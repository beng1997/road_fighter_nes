==> flow/design.v <==
 module headerBitMap (
					input	logic	clk, 
					input	logic	resetN, 
					input logic	[10:0] offsetX, 
					input logic	[10:0] offsetY, 
					input	logic	InsideRectangle,  
					output	logic	drawingRequest,  
					output	logic	[7:0] RGBout,   
					output	logic	[3:0] HitEdgeCode  
 ) ; 
localparam logic [7:0] COLOR_ENCODING = 8'hFF ; 
localparam logic [7:0] TRANSPARENT_ENCODING = 8'h00 ; 
logic[0:63][0:255] object_colors = {
	256'b0000000000000000000000000000000000000000000000000000000000000000000000000000000000000000000000000000000000000000000000000000000000000000000000000000000000000000000000000000000000000000000000000000000000000000000000000000000000000000000000000000000000000000,
	256'b0000000000000000000000000000000000000000000000000000000000000000000000000000000000000000000000000000000000000000000000000000000000000000000000000000000000000000000000000000000000000000000000000000000000000000000000000000000000000000000000000000000000000000,
	256'b0000000000000000000000000000000000000000000000000000000000000000000000000000000000000000000000000000000000000000000000000000000000000000000000000000000000000000000000000000000000000000000000000000000000000000000000000000000000000000000000000000000000000000,
	256'b0000000000000000000000000000000000000000000000000000000000000000000000000000000000000000000000000000000000000000000000000000000000000000000000000000000000000000000000000000000000000000000000000000000000000000000000000000000000000000000000000000000000000000,
	256'b0000000000000000000000000000000000000000000000000000000000000000000000000000000000000000000000000000000000000000000000000000000000000000000000000000000000000000000000000000000000000000000000000000000000000000000000000000000000000000000000000000000000000000,
	256'b0000000000000000000000000000000000000000000000000000000000000000000000000000000000000000000000000000000000000000000000000000000000000000000000000000000000000000000000000000000000000000000000000000000000000000000000000000000000000000000000000000000000000000,
	256'b0111100000000000000000000011111111110000000111111111111111100000000000000000000011110000000000000000011111111111111111110000111111111000000111111111111111111100111100000000000001111001111111111111111111110011111111111111111111100111111111111111111100000000,
	256'b0111100000000000000000000011111111110000000111111111111111100000000000000000000011110000000000000000011111111111111111110000111111111000000111111111111111111100111100000000000001111001111111111111111111110011111111111111111111100111111111111111111100000000,
	256'b0111100000000000000000000011111111110000000111111111111111100000000000000000000011110000000000000000011111111111111111110000111111111000000111111111111111111100111100000000000001111001111111111111111111110011111111111111111111100111111111111111111100000000,
	256'b0111100000000000000000000011111111110000000111111111111111100000000000000000000011110000000000000000011111111111111111110000111111111000000111111111111111111100111100000000000001111001111111111111111111110011111111111111111111100111111111111111111100000000,
	256'b0111100000000000000000000011111111110000000111111111111111100000000000000000000011110000000000000000011111111111111111110000111111111000000111111111111111111100111100000000000001111001111111111111111111110011111111111111111111100111111111111111111100000000,
	256'b0111100000000000000000000011111111110000000111111111111111100000000000000000000011110000000000000000011111111111111111110000111111111000000111111111111111111100111100000000000001111001111111111111111111110011111111111111111111100111111111111111111100000000,
	256'b0111100000000000000000000011111111110000000111111111111111100000000000000000000011110000000000000000011111111111111111110000111111111000000111111111111111111100111100000000000001111001111111111111111111110011111111111111111111100111111111111111111100000000,
	256'b0111100000000000000000000011111111110000000111111111111111100000000000000000000011110000000000000000011111111111111111110000111111111000000111111111111111111100111100000000000001111001111111111111111111110011111111111111111111100111111111111111111100000000,
	256'b0111100000000000000000000011111111110000000111111111111111100000000000000000000011110000000000000000011111111111111111110000111111111000000111111111111111111100111100000000000001111001111111111111111111110011111111111111111111100111111111111111111100000000,
	256'b0111100000000000000000111100000000001111000111100000000000011111000000000000111111110000000000000000011111000000000000000000000111100001111000000000000000000000111100000000000001111000000000001111000000000011110000000000000000000111100000000000000011110000,
	256'b0111100000000000000000111100000000001111000111100000000000011111000000000000111111110000000000000000011111000000000000000000000111100001111000000000000000000000111100000000000001111000000000011111000000000011110000000000000000000111100000000000000011110000,
	256'b0111100000000000000000111100000000001111000111100000000000011111000000000000111111110000000000000000011111000000000000000000000111100001111000000000000000000000111100000000000001111000000000011111000000000011110000000000000000000111100000000000000011110000,
	256'b0111100000000000000000111100000000001111000111100000000000011111000000000000111111110000000000000000011111000000000000000000000111100001111000000000000000000000111100000000000001111000000000011111000000000011110000000000000000000111100000000000000011110000,
	256'b0111100000000000000000111100000000001111000111100000000000011111000000000000111111110000000000000000011111000000000000000000000111100001111000000000000000000000111100000000000001111000000000001111000000000011110000000000000000000111100000000000000011110000,
	256'b0111100000000000000000111100000000001111000111100000000000011111000000000000111111110000000000000000011111000000000000000000000111100001111000000000000000000000111100000000000001111000000000001111000000000011110000000000000000000111100000000000000011110000,
	256'b0111100000000000000000111100000000001111000111100000000000011111000000000000111111110000000000000000011111000000000000000000000111100001111000000000000000000000111100000000000001111000000000001111000000000011110000000000000000000111100000000000000011110000,
	256'b0111100000000000000000111100000000001111000111100000000000011111000000000000111111110000000000000000011111000000000000000000000111100001111000000000000000000000111100000000000001111000000000001111000000000011110000000000000000000111100000000000000011110000,
	256'b0111100000000000000000111100000000001111000111100000000000011111000000000000111111110000000000000000011111000000000000000000000111100001111000000000000000000000111100000000000001111000000000001111000000000011110000000000000000000111100000000000000011110000,
	256'b0111100000000000000000111111111111111111000111100000000000011111000000000000000011110000000000000000011111111111110000000000000111100001111000000000001111111100111100000000000001111000000000001111000000000011111111111000000000000111111111111111111100000000,
	256'b0111100000000000000000111111111111111111000111100000000000011111000000000000000011110000000000000000011111111111110000000000000111100001111000000000001111111100111100000000000001111000000000001111000000000011111111111000000000000111111111111111111100000000,
	256'b0111100000000000000000111111111111111111000111100000000000011111000000000000000011110000000000000000011111111111110000000000000111100001111000000000001111111100111100000000000001111000000000001111000000000011111111111000000000000111111111111111111100000000,
	256'b0111100000000000000000111111111111111111000111100000000000011111000000000000000011110000000000000000011111111111110000000000000111100001111000000000001111111100111100000000000001111000000000001111000000000011111111111000000000000111111111111111111100000000,
	256'b0111100000000000000000111111111111111111000111111111111111100000000000000000000011110000000000000000011111111111110000000000000111100001111000000000001111111100111111111111111111111000000000001111000000000011111111111000000000000111111111111111111100000000,
	256'b0111100000000000000000111111111111111111000111111111111111100000000000000000000011110000000000000000011111111111110000000000000111100001111000000000001111111100111111111111111111111000000000001111000000000011111111111000000000000111111111111111111100000000,
	256'b0111100000000000000000111111111111111111000111111111111111100000000000000000000011110000000000000000011111111111110000000000000111100001111000000000001111111100111111111111111111111000000000001111000000000011111111111000000000000111111111111111111100000000,
	256'b0111100000000000000000111111111111111111000111111111111111100000000000000000000011110000000000000000011111111111110000000000000111100001111000000000001111111100111111111111111111111000000000001111000000000011111111111000000000000111111111111111111100000000,
	256'b0111100000000000000000111111111111111111000111111111111111100000000000000000000011110000000000000000011111111111110000000000000111100001111000000000001111111100111111111111111111111000000000001111000000000011111111111000000000000111111111111111111100000000,
	256'b0111100000000000000000111100000000001111000111111111111111100000000000000000000011110000000000000000011111000000000000000000000111100001111000000000000000111100111111111111111111111000000000001111000000000011110000000000000000000111100000000011110000000000,
	256'b0111100000000000000000111100000000001111000111111111111111100000000000000000000011110000000000000000011111000000000000000000000111100001111000000000000000111100111111111111111111111000000000001111000000000011110000000000000000000111100000000011110000000000,
	256'b0111100000000000000000111100000000001111000111111111111111100000000000000000000011110000000000000000011111000000000000000000000111100001111000000000000000111100111111111111111111111000000000001111000000000011110000000000000000000111100000000011110000000000,
	256'b0111100000000000000000111100000000001111000111111111111111100000000000000000000011110000000000000000011111000000000000000000000111100001111000000000000000111100111111111111111111111000000000001111000000000011110000000000000000000111100000000011110000000000,
	256'b0111100000000000000000111100000000001111000111100000000000011111000000000000000011110000000000000000011111000000000000000000000111100001111000000000000000111100111100000000000001111000000000001111000000000011110000000000000000000111100000000011110000000000,
	256'b0111100000000000000000111100000000001111000111100000000000011111000000000000000011110000000000000000011111000000000000000000000111100001111000000000000000111100111100000000000001111000000000001111000000000011110000000000000000000111100000000011110000000000,
	256'b0111100000000000000000111100000000001111000111100000000000011111000000000000000011110000000000000000011111000000000000000000000111100001111000000000000000111100111100000000000001111000000000001111000000000011110000000000000000000111100000000011110000000000,
	256'b0111100000000000000000111100000000001111000111100000000000011111000000000000000011110000000000000000011111000000000000000000000111100001111000000000000000111100111100000000000001111000000000001111000000000011110000000000000000000111100000000011110000000000,
	256'b0111100000000000000000111100000000001111000111100000000000011111000000000000000011110000000000000000011111000000000000000000000111100001111000000000000000111100111100000000000001111000000000001111000000000011110000000000000000000111100000000010000001000000,
	256'b0111100000000000000000111100000000001111000111100000000000011111000000000000000011110000000000000000011111000000000000000000000111100001111000000000000000111100111100000000000001111000000000001111000000000011110000000000000000000111100000000000001111000000,
	256'b0111100000000000000000111100000000001111000111100000000000011111000000000000000011110000000000000000011111000000000000000000000111100001111000000000000000111100111100000000000001111000000000001111000000000011110000000000000000000111100000000000001111000000,
	256'b0111100000000000000000111100000000001111000111100000000000011111000000000000000011110000000000000000011111000000000000000000000111100001111000000000000000111100111100000000000001111000000000001111000000000011110000000000000000000111100000000000001111000000,
	256'b0111100000000000000000111100000000001111000111100000000000011111000000000000000011110000000000000000011111000000000000000000000111100001111000000000000000111100111100000000000001111000000000001111000000000011110000000000000000000111100000000000001111000000,
	256'b0111100000000000000000111100000000001111000111100000000000011111000000000000000011110000000000000000011111000000000000000000000111100001111000000000000000111100111100000000000001111000000000001111000000000011110000000000000000000111100000000000001111000000,
	256'b0111100000000000000000111100000000001111000111100000000000011111000000000000000011110000000000000000011111000000000000000000000111100001111000000000000000111100111100000000000001111000000000001111000000000011110000000000000000000111100000000000001111000000,
	256'b0111100000000000000000111100000000001111000111100000000000011111000000000000000011110000000000000000011111000000000000000000000111100001111000000000000000111100111100000000000001111000000000001111000000000011110000000000000000000111100000000000001111000000,
	256'b0111100000000000000000111100000000001111000111100000000000011111000000000000000011111000000000000000011111000000000000000000000111100001111000000000000000111100111100000000000001111000000000001111000000000011110000000000000000000111100000000000001111000000,
	256'b0111111111111111111000111100000000001111000111111111111111100000000000000000111111111111100000000000011111000000000000000000011111111000000111111111111111000000111100000000000001111000000000001111000000000011111111111111111111100111100000000000000000111100,
	256'b0111111111111111111000111100000000001111000111111111111111100000000000000000111111111111100000000000011111000000000000000000111111111000000111111111111111000000111100000000000001111000000000001111000000000011111111111111111111100111100000000000000000111100,
	256'b0111111111111111111000111100000000001111000111111111111111100000000000000000111111111111100000000000011111000000000000000000111111111000000111111111111111000000111100000000000001111000000000001111000000000011111111111111111111100111100000000000000000111100,
	256'b0111111111111111111000111100000000001111000111111111111111100000000000000000111111111111100000000000011111000000000000000000111111111000000111111111111111000000111100000000000001111000000000001111000000000011111111111111111111100111100000000000000000111100,
	256'b0111111111111111111000111100000000001111000111111111111111100000000000000000111111111111100000000000011111000000000000000000111111111000000111111111111111000000111100000000000001111000000000001111000000000011111111111111111111100111100000000000000000111100,
	256'b0111111111111111111000111100000000001111000111111111111111100000000000000000111111111111100000000000011111000000000000000000111111111000000111111111111111000000111100000000000001111000000000001111000000000011111111111111111111100111100000000000000000111100,
	256'b0111111111111111111000111100000000001111000111111111111111100000000000000000111111111111100000000000011111000000000000000000111111111000000111111111111111000000111100000000000001111000000000001111000000000011111111111111111111100111100000000000000000111100,
	256'b0111111111111111111000111100000000001111000111111111111111100000000000000000111111111111100000000000011111000000000000000000111111111000000111111111111111000000111100000000000001111000000000001111000000000011111111111111111111100111100000000000000000111100,
	256'b0111111111111111111000111100000000001111000111111111111111100000000000000000111111111111100000000000011111000000000000000000111111111000000111111111111111000000111100000000000001111000000000001111000000000011111111111111111111100111100000000000000000111100,
	256'b0000000000000000000000000000000000000000000000000000000000000000000000000000000000000000000000000000000000000000000000000000000000000000000000000000000000000000000000000000000000000000000000000000000000000000000000000000000000000000000000000000000000000000,
	256'b0000000000000000000000000000000000000000000000000000000000000000000000000000000000000000000000000000000000000000000000000000000000000000000000000000000000000000000000000000000000000000000000000000000000000000000000000000000000000000000000000000000000000000,
	256'b0000000000000000000000000000000000000000000000000000000000000000000000000000000000000000000000000000000000000000000000000000000000000000000000000000000000000000000000000000000000000000000000000000000000000000000000000000000000000000000000000000000000000000,
	256'b0000000000000000000000000000000000000000000000000000000000000000000000000000000000000000000000000000000000000000000000000000000000000000000000000000000000000000000000000000000000000000000000000000000000000000000000000000000000000000000000000000000000000000,
	256'b0000000000000000000000000000000000000000000000000000000000000000000000000000000000000000000000000000000000000000000000000000000000000000000000000000000000000000000000000000000000000000000000000000000000000000000000000000000000000000000000000000000000000000};
 logic [0:3] [0:3] [3:0] hit_colors = 
		   {16'hC446,     
			16'h8C62,    
			16'h8932, 
			16'h9113}; 
always_ff@(posedge clk or negedge resetN) 
begin 
	if(!resetN) begin 
		RGBout <=	8'h00; 
		HitEdgeCode <= 4'h0; 
	end 
	else begin 
		RGBout <= TRANSPARENT_ENCODING ;  
		HitEdgeCode <= 4'h0; 
		if (InsideRectangle == 1'b1 ) 
		begin  
			HitEdgeCode <= hit_colors[offsetY >> 4][offsetX >> 6 ];  
			RGBout <= (object_colors[offsetY][offsetX] ==  1 ) ? COLOR_ENCODING  : TRANSPARENT_ENCODING; 
		end  	 
	end 
end 
assign drawingRequest = (RGBout != TRANSPARENT_ENCODING ) ? 1'b1 : 1'b0 ;  
endmodule 
From RTL to reports: headerBitMap
Tool output for the design above, in the order of the flow.
Line numbers count from 1 in the design file above.
Library cell names are shortened.
The mark -- stands for no value.
Inputs
  top: headerBitMap
  clock port: clk
  standard-cell library: sky130hd
  timing corner: tt_025C_1v80

After elaboration
Counts by Yosys on the flattened word-level netlist (proc, flatten, opt, wreduce; memories kept). Register bits leave out memories and registers merged into their read ports (data or address); mux counts leave out enables and synchronous resets folded into registers. Print and check cells are left out. Cells with the same type and inputs are merged into one.
Operators by class
  add/sub/neg operators: 6
  shift-type cells: 2
  muxes and demuxes: 4
  reduce/logical cells: 1
Operators with widths (count)
  indexed select 16384 x 21 -> 1 bit (first input constant): 1
  indexed select 64 x 13 -> 4 bit (first input constant): 1
  adder 20 x 12 -> 21 bit: 1
  2-to-1 mux 8 bit: 2
  adder 12 x 8 -> 13 bit: 1
  subtractor 6 x 11 -> 12 bit (first input constant): 1
  subtractor 8 x 11 -> 12 bit (first input constant): 1
  subtractor 2 x 7 -> 8 bit (first input constant): 1
  nonzero test 8 bit: 1
  subtractor 2 x 5 -> 6 bit (first input constant): 1
  2-to-1 mux 4 bit: 1
  2-to-1 mux 1 bit: 1
Storage and ports
  bits in registers: 12
  input port bits: 25
  output and inout port bits: 13
  elaborated cells: 15

Logic depth
Yosys ltp: most cells in a row. Word level: on the elaborated netlist, between registers, memories and ports. Mapped: between sequential cells and ports; inverters and the memories' decode and read muxes count.
Logic depth
  depth in word-level cells: 5
  ABC_AREA: 0
  depth in mapped cells: 13
  mapped depth without buffers: 12

Synthesis result
Source: synth_stat.txt of the flow (Yosys; design flattened, memories mapped). It holds for the ABC_AREA given above (unset counts as 0); a run with the other value may have another netlist.
Cells by type
  a21oi_1: count 31, area in all 155.149 um2
  ha_1: count 11, area in all 137.632 um2
  o21ai_0: count 26, area in all 130.125 um2
  dfrtp_1: count 5, area in all 125.12 um2
  nand2_1: count 32, area in all 120.115 um2
  nor2_1: count 29, area in all 108.854 um2
  xnor2_1: count 12, area in all 105.101 um2
  buf_2: count 19, area in all 95.091 um2
  nand3_1: count 19, area in all 95.091 um2
  buf_4: count 11, area in all 82.579 um2
  inv_1: count 17, area in all 63.811 um2
  a311oi_1: count 7, area in all 61.309 um2
  buf_6: count 5, area in all 56.304 um2
  a221oi_1: count 6, area in all 52.55 um2
  fa_1: count 2, area in all 40.038 um2
  nor3_1: count 7, area in all 35.034 um2
  o221ai_1: count 4, area in all 35.034 um2
  xor2_1: count 4, area in all 35.034 um2
Not listed: further types 64, cells in them 111.
Synthesis totals
  cells in the netlist: 358
  cell area after synthesis: 2422.3 um2
  area of sequential cells: 125.1 um2
  mapped flip-flops: 5
  buffers: 43

Timing after synthesis
Source: OpenSTA report_checks on the synthesized netlist (no wires, ideal clock, input and output delay 20% of the period each), path of least setup slack; recovery checks are left aside. Register names are those of the netlist, which keeps one name where synthesis merged equal registers.
Path post-synthesis
  path type: input to register
  start point: input offsetX[8]
  end point: register RGBout[6]
  clock period: 6.43 ns
  input delay: 1.286 ns
  setup time: 0.087 ns
  launch time at the first pin: 1.286 ns
  arrival: 3.634 ns
  slack: 2.710 ns
  delay of the path: 2.435 ns
  stages: 10
  path buffers: 0
  period reached after synthesis: 3.72 ns
"delay of the path" is the arrival time less input delay plus setup time.
"stages" counts driving pins, that of a launching flip-flop among them; a cell with two outputs on the path counts twice.
"period reached after synthesis" is the clock period less the worst setup slack; recovery checks do not enter. This is arithmetic on one report: input and output delays are still those of the set period (20% each).
The rows between start and end are the longest chain of elaborated cells between them; the timing report does not say that the signal goes this way. Where chains are equally long, one stands for them.
Each line given opens the expression or statement behind the cell; cells for indexed reads and writes are added by Yosys, which also makes memories of some case tables.
At most two assigning lines are given for a register; there are more.
Between the ends, post-synthesis
  cell sequence: inv_1 -> ha_1 -> fa_1 -> a21o_1 -> a21oi_1 -> xnor2_1 -> nand3_1 -> a2111o_1 -> o2111a_1 -> a211oi_2
  cells in the longest elaborated chain: 5
RTL lines, path post-synthesis
  start, declared: line 4  | input logic [10:0] offsetX,
  subtractor 8 x 11 -> 12 bit: line 95  | RGBout <= (object_colors[offsetY][offsetX] == 1 ) ? COLOR_ENCODING : TRANSPARENT_ENCODING;
  adder 20 x 12 -> 21 bit: line 95
  indexed select 16384 x 21 -> 1 bit: line 95
  2-to-1 mux 8 bit: line 95
  2-to-1 mux 8 bit: line 92  | if (InsideRectangle == 1'b1 )
  end, assigned: line 90  | RGBout <= TRANSPARENT_ENCODING ;
  end, assigned: line 95
  end, declared: line 8  | output logic [7:0] RGBout,

Timing after layout
Path of least setup slack in the final report of run 1 (OpenROAD, finished layout, wires in). Where an end is a register, its clock arrival counts in the times.
Path after layout
  path type: input to register
  start point: input offsetX[0]
  end point: register RGBout[6]
  clock period: 3.17 ns
  input delay: 0.63 ns
  setup time: 0.09 ns
  launch time at the first pin: 0.63 ns
  arrival: 3.21 ns
  slack: 0.09 ns
  stages: 10
  path buffers: 2
The rows between start and end are the longest chain of elaborated cells between them; the timing report does not say that the signal goes this way. Where chains are equally long, one stands for them.
At most two assigning lines are given for a register; there are more.
Between the ends, after layout
  cell sequence: clkdlybuf4s50_1 -> buf_4 -> a21o_2 -> nor3_1 -> a31oi_1 -> a41oi_2 -> a21oi_4 -> nor4_1 -> o211ai_1 -> a211oi_2
  cells in the longest elaborated chain: 5
RTL lines, path after layout
  start, declared: line 4  | input logic [10:0] offsetX,
  subtractor 8 x 11 -> 12 bit: line 95  | RGBout <= (object_colors[offsetY][offsetX] == 1 ) ? COLOR_ENCODING : TRANSPARENT_ENCODING;
  adder 20 x 12 -> 21 bit: line 95
  indexed select 16384 x 21 -> 1 bit: line 95
  2-to-1 mux 8 bit: line 95
  2-to-1 mux 8 bit: line 92  | if (InsideRectangle == 1'b1 )
  end, assigned: line 90  | RGBout <= TRANSPARENT_ENCODING ;
  end, assigned: line 95
  end, declared: line 8  | output logic [7:0] RGBout,

Measured data: module headerBitMap, platform sky130hd, 2 stored runs of the flow under differing settings, order arbitrary. Input and output delays are each 20% of the period that was set; the output load is 0.01 pF.
"achieved clock period (ns)" = clock period - worst setup slack. The figure is calculated, with input and output delays left at 20% of the set period.
By "worst setup path time (ns)" is meant the share of the clock period that the worst setup path is allowed (20% is reserved at inputs, 20% at outputs), minus its slack. Clock arrival times at its registers enter into it.
"finish__power__total" rests on the timing tool's default activity at the inputs, not on a simulated workload.

Flow files of run 1
==> flow/run.sh <==
#!/bin/bash
# the make line also repeats the synthesis and layout settings of config.mk as NAME=value (left out here)
make -C /OpenROAD-flow-scripts/flow DESIGN_CONFIG=/design/flow/config.mk WORK_HOME=/design/flow/orfs CLKGATE_MAP_FILE= finish
==> flow/config.mk <==
export PLATFORM = sky130hd
export DESIGN_NAME = headerBitMap
export DESIGN_NICKNAME = headerBitMap
export VERILOG_FILES = /design/flow/design.v
export SDC_FILE = /design/flow/constraint.sdc
export NUM_CORES = 4
export LEC_CHECK = 0
export CAP_MARGIN = 20
export CELL_PAD_IN_SITES_GLOBAL_PLACEMENT = 2
export CORE_ASPECT_RATIO = 0.76
export CORE_MARGIN = 2
export CORE_UTILIZATION = 37
export MIN_ROUTING_LAYER = met2
export PLACE_DENSITY_LB_ADDON = 0.14
export SLEW_MARGIN = 30
==> flow/constraint.sdc <==
create_clock -name core_clock -period 3.17 [get_ports {clk}]
set_input_delay 0.6340 -clock core_clock [delete_from_list [all_inputs] [get_ports {clk}]]
set_output_delay 0.6340 -clock core_clock [all_outputs]
set_load 0.01 [all_outputs]

report of run 1
yosys chip area after synthesis (um^2): 2422.3
finish__design__die__area: 7215.7
finish__design__instance__area__stdcell: 3684.8
finish__design__instance__utilization: 0.5861
finish__timing__setup__ws: 0.085
finish__timing__setup__tns: 0.000
finish__timing__hold__ws: 0.632
finish__power__total: 1.009e-03
achieved clock period (ns): 3.085
worst setup path time (ns): 2.45
worst setup path kind: input to register

Flow files of run 2
==> flow/run.sh <==
#!/bin/bash
# the make line also repeats the synthesis and layout settings of config.mk as NAME=value (left out here)
make -C /OpenROAD-flow-scripts/flow DESIGN_CONFIG=/design/flow/config.mk WORK_HOME=/design/flow/orfs CLKGATE_MAP_FILE= finish
==> flow/config.mk <==
export PLATFORM = sky130hd
export DESIGN_NAME = headerBitMap
export DESIGN_NICKNAME = headerBitMap
export VERILOG_FILES = /design/flow/design.v
export SDC_FILE = /design/flow/constraint.sdc
export NUM_CORES = 4
export LEC_CHECK = 0
export CAP_MARGIN = 20
export CELL_PAD_IN_SITES_GLOBAL_PLACEMENT = 3
export CORE_MARGIN = 2
export CORE_UTILIZATION = 26
export CTS_CLUSTER_SIZE = 12
export MAX_ROUTING_LAYER = met5
export PLACE_DENSITY_LB_ADDON = 0.25
export SETUP_SLACK_MARGIN = 0.92
export SLEW_MARGIN = 25
==> flow/constraint.sdc <==
create_clock -name core_clock -period 3.11 [get_ports {clk}]
set_input_delay 0.6220 -clock core_clock [delete_from_list [all_inputs] [get_ports {clk}]]
set_output_delay 0.6220 -clock core_clock [all_outputs]
set_load 0.01 [all_outputs]

report of run 2
yosys chip area after synthesis (um^2): 2422.3
finish__design__die__area: 10104.3
finish__design__instance__area__stdcell: 3847.4
finish__design__instance__utilization: 0.4204
finish__timing__setup__ws: 0.202
finish__timing__setup__tns: 0.000
finish__timing__hold__ws: 0.622
finish__power__total: 1.016e-03
achieved clock period (ns): 2.908
worst setup path time (ns): 2.29
worst setup path kind: input to register
